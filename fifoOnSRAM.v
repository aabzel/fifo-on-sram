==> flow/design.v <==
module fifoOnSRAM(
    input wire fifoClk,
    input wire fifoRst,
    input wire start,
    input wire [15:0] dataIn,
    output reg [15:0] DataOut,
    inout [15:0] IO,
    output reg CE,
    output reg OE,
    output reg WE,
    output reg LB,
    output reg UB,
    output reg [17:0] Addr,
    output reg [3:0] state
    );
    parameter ST_IDLE            =0;
    parameter ST_GET_READY_READ  =1;
    parameter ST_READ            =2;
    parameter ST_READ_DONE       =3; 
    parameter ST_GET_READY_WRITE =4;
    parameter ST_WRITE           =5;
    parameter ST_INCR_ADDR       =6;
    parameter ST_DONE            =7;
    parameter sizeOfFIFO = 10;
    reg [17:0] readAddr;
    reg [17:0] writeAddr;
    reg [15:0] LastReadData;
    reg DAT_MUX;
    parameter MUX_FPGA_TO_SRAM =1;  
    parameter MUX_SRAM_TO_FPGA =0;  
    assign IO = (DAT_MUX==1)?(dataIn) :(16'bzzzzzzzzzzzzzzzz) ;
    always @(posedge fifoClk)
      begin
        if(fifoRst==0) 
	  begin
            state   <= ST_IDLE;
            CE<=0;
            OE<=1;
            WE<=1;
            LB<=0;
            UB<=0;
	    readAddr<=1;
	    writeAddr<=0;
	    LastReadData<=0;
	 end 
       else 
	 begin 
	   case(state)
	   ST_IDLE: 
	     begin
               if(start==0) 
	         begin 
		   state   <= ST_GET_READY_READ;
		   DataOut <= LastReadData;
		   Addr    <= readAddr;
	           DAT_MUX <=MUX_SRAM_TO_FPGA;
		   WE<=1;
		   OE<=1;
		   CE<=0;
		   UB<=0;
		   LB<=0;		  
		end 
		  else 
		    begin 
		      state   <= ST_IDLE;
		      DataOut <= 16'b1111_1111_1111_1111;
		    end		  
	     end
	   ST_GET_READY_READ: 
	     begin
			 state   <= ST_READ;
			 DAT_MUX <= MUX_SRAM_TO_FPGA;
		     WE<=1;
			 OE<=0;
			 CE<=0;
			 UB<=0;
			 LB<=0;	
	     end
	   ST_READ: 
	     begin
	       state   <= ST_READ_DONE;
	       LastReadData<=IO;     
	       WE<=1;
	       OE<=0;
	       CE<=0;
	       UB<=0;
	       LB<=0;
	     end
	   ST_READ_DONE: 
	     begin
               state   <= ST_GET_READY_WRITE;
	       WE<=1;
	       OE<=1;
	       CE<=0;
	       UB<=0;
	       LB<=0;	  
	     end
	   ST_GET_READY_WRITE: 
	     begin
		     state   <= ST_WRITE;
			 Addr    <= writeAddr;
			 DAT_MUX <= MUX_FPGA_TO_SRAM;
			 WE<=0;
			 OE<=1;
			 CE<=0;
			 UB<=0;
			 LB<=0;
	     end
	   ST_WRITE: 
	     begin
		 state   <= ST_INCR_ADDR;
		 WE<=0;
		 OE<=1;
		 CE<=0;
		 UB<=0;
		 LB<=0;
	     end
	   ST_INCR_ADDR: 
	     begin 
		     state   <= ST_DONE;
			 if(writeAddr==sizeOfFIFO)
			   begin 
				writeAddr<=0;
				end 
			 else 
			   begin
                writeAddr<=writeAddr+1;				
			   end 
			 if(readAddr==sizeOfFIFO)
			   begin 
				readAddr<=0;
			   end 
			 else 
			   begin
                readAddr<=readAddr+1;				
			   end  
		     WE<=1;
			 OE<=1;
			 CE<=0;
			 UB<=0;
			 LB<=0;
	     end
	   ST_DONE: 
	     begin
               if(start==0) 
			   begin 
				state   <= ST_DONE;
				Addr <= 18'b11_1111_1111_1111_1111;
				WE<=1;
			    OE<=1;
			    CE<=0; 
			    UB<=0;
			    LB<=0;
			   end 
			 else 
			   begin
                state   <= ST_IDLE;
				Addr <= 18'b11_1111_1111_1111_1111;
				WE<=1;
			    OE<=1;
			    CE<=0;
			    UB<=0;
			    LB<=0;
	       end		  
	     end 
	default :
	  begin 
	  end 
        endcase
      end
    end
endmodule
# Step by step through the tools: fifoOnSRAM
# What the tools print for fifoOnSRAM, step after step.
# Line numbers count from 1 in the design file above.
# Not given: --
# inputs
top,fifoOnSRAM
clock,fifoClk
lib,sky130hd
lib_corner,tt_025C_1v80

# Word level
# Yosys after proc, flatten, opt, wreduce and memory -nomap, before mapping. Memory bits, and registers merged into a memory's read port (data or address), are not among the register bits. Print and check cells are not counted. Equal cells are merged and count once.
# classes
equal,10
reduce_logical,18
n_mux,14
add_sub_neg,2
# op_table
cell,count
parallel mux 18 bit (select 3 bit),1
2-to-1 mux 18 bit,3
adder 18 x 1 -> 18 bit (second input constant),2
== test 18 x 4 -> 1 bit (second input constant),2
parallel mux 4 bit (select 8 bit),1
== test 4 x 3 -> 1 bit (second input constant),4
2-to-1 mux 16 bit,1
nonzero test 3 bit,4
OR reduction 5 bit,2
parallel mux 1 bit (select 3 bit),3
AND reduction 2 bit,4
== test 4 x 2 -> 1 bit (second input constant),2
nonzero test 8 bit,1
OR reduction 7 bit,1
AND reduction 3 bit,2
OR reduction 2 bit,2
== test 4 x 1 -> 1 bit (second input constant),1
zero test 4 bit,1
2-to-1 mux 3 bit,1
2-to-1 mux 1 bit,3
inequality test 2 bit (second input constant),1
nonzero test 2 bit,1
parallel mux 1 bit (select 2 bit),1
# word_totals
out_inout_bits,59
regBits,94
wordCells,54

# Logic depth
# Longest topological path by Yosys (ltp), each cell counted once; first at word level (registers and memories cut), then after technology mapping (sequential cells cut; the memories' decode and read muxes count).
# logic_depth
depth_word,4
ABC_AREA,1
mapped_depth,9
ltp_nobuf,9

# Mapped cells and area
# Source: synth_stat.txt of the flow (Yosys; design flattened, memories mapped). It holds for the ABC_AREA given above (unset counts as 0); a run with the other value may have another netlist.
# mapped
cell_count,525
flip_flops,91
n_buf,35
mapped_area_um2,4244.1
seq_area_um2,2162.1
# types
type,count,area_total_um2
sky130_fd_sc_hd__dfxtp_1,57,1.14E+03
sky130_fd_sc_hd__edfxtp_1,34,1.02E+03
sky130_fd_sc_hd__nand2_1,104,390.374
sky130_fd_sc_hd__inv_1,74,277.766
sky130_fd_sc_hd__nor2_1,62,232.723
sky130_fd_sc_hd__nand3_1,36,180.173
sky130_fd_sc_hd__buf_4,21,157.651
sky130_fd_sc_hd__a21oi_1,31,155.149
sky130_fd_sc_hd__o21ai_0,26,130.125
sky130_fd_sc_hd__nor3_1,16,80.077
sky130_fd_sc_hd__a22oi_1,9,67.565
sky130_fd_sc_hd__o211ai_1,8,60.058
sky130_fd_sc_hd__ha_1,4,50.048
sky130_fd_sc_hd__nor2_4,4,45.043
sky130_fd_sc_hd__xor2_1,5,43.792
sky130_fd_sc_hd__clkbuf_1,8,30.029
sky130_fd_sc_hd__buf_2,4,20.019
sky130_fd_sc_hd__nand4_1,3,18.768
# Not listed: further types 14, cells in them 19.

# Path before layout
# Path of least setup slack by OpenSTA after synthesis, without wires, with an ideal clock, recovery checks aside; 20% of the period is set as input and as output delay. Where synthesis merged equal registers, the netlist keeps one of their names.
# synth_path
kind,input-to-reg
startpoint,input port fifoRst
endpoint,register DataOut[0]
required_time_ps,3541
stages,4
delay_ps,2104
arrival_ps,2485
in_delay_ps,790
setup_slack_ps,1056
clock_period_ps,3950
synth_period_reached_ps,2894
# "delay_ps" is the arrival time less input delay plus setup time.
# "stages" counts driving pins, that of a launching flip-flop among them; a cell with two outputs on the path counts twice.
# "synth_period_reached_ps" = period - worst setup slack (recovery checks aside). The figure is calculated, with input and output delays left at 20% of the set period.
# Between the ends stands the longest chain of elaborated cells between them, by number of cells; it is not shown to be the way that was timed. Of several equally long chains one is given.
# A line is the first line of the expression or statement that the cell stems from. Yosys adds cells for indexed reads and writes and turns some case tables into memories.
# synth_via
cell_sequence,sky130_fd_sc_hd__clkbuf_1 -> sky130_fd_sc_hd__inv_1 -> sky130_fd_sc_hd__clkbuf_1 -> sky130_fd_sc_hd__nor3_1
elab_chain_len,1
cells_between,1
cone_lines,0
cone_classes,1 x reduce/logical
# synth_lines
item,line_no,text
"start, declared",3,"input wire fifoRst,"
AND reduction 2 bit,--,
"end, assigned",54,DataOut <= LastReadData;
"end, assigned",66,DataOut <= 16'b1111_1111_1111_1111;
"end, declared",6,"output reg [15:0] DataOut,"

# Timing after layout
# From the final timing report of record 1: the path of least setup slack in the routed layout; clock arrival at registers is part of the times.
# The path's times are printed in steps of 10 ps; the period is the one set.
# layout_path
kind,input-to-output
startpoint,input port dataIn[11]
endpoint,output port IO[11]
out_delay_ps,1000
arrival_ps,1640
required_time_ps,4000
setup_slack_ps,2360
clock_period_ps,5000
stages,2
in_delay_ps,1000
# Between the ends stands the longest chain of elaborated cells between them, by number of cells; it is not shown to be the way that was timed. Of several equally long chains one is given.
# layout_via
cell_sequence,sky130_fd_sc_hd__clkdlybuf4s50_1 -> sky130_fd_sc_hd__buf_4
elab_chain_len,1
cells_between,1
cone_lines,1
cone_classes,1 x mux
# layout_lines
item,line_no,text
"start, declared",5,"input wire [15:0] dataIn,"
2-to-1 mux 16 bit,31,assign IO = (DAT_MUX==1)?(dataIn) :(16'bzzzzzzzzzzzzzzzz) ;
"end, declared",7,"inout [15:0] IO,"

# Flow measurements of fifoOnSRAM on sky130hd: 2 stored runs with different settings, listed in no order. Input and output delays are each 20% of the period that was set; the output load is 0.01 pF.
# "worst_setup_path_time_ps" = time allowed to the worst setup path (clock period - input delay - output delay, where it has them) - its slack; a late launch clock adds to it, a late capture clock takes from it.
# "design_power_uw": no workload was simulated; the value follows from the tool's default switching activity.
# "worst_setup_path_time_ps" is known to 10 ps.
# A setting shown as -- is not set for that run.
# A result given as -- is not shown for that run.
name,record 1,record 2
period_ns,5.0,4.26
CORE_UTILIZATION,57,64
PLACE_DENSITY_LB_ADDON,0.13,--
TNS_END_PERCENT,35,--
ABC_AREA,1,--
GPL_TIMING_DRIVEN,0,--
CTS_CLUSTER_SIZE,44,--
CAP_MARGIN,15,10
SLEW_MARGIN,0,20
CORE_MARGIN,2,2
PLACE_DENSITY,--,0.93
CTS_CLUSTER_DIAMETER,--,162
stdcell_area_um2,5175.0,--
die_footprint_um2,8152.3,--
worst_setup_path_time_ps,640,--
path_kind,input-to-output,--
holdWs_ps,458,--
design_power_uw,1521,--
synth_chip_area_um2,4244.1,--
setup_worst_slack_ps,2363,--
# Record 2: incomplete, routing halted on RSZ-0074
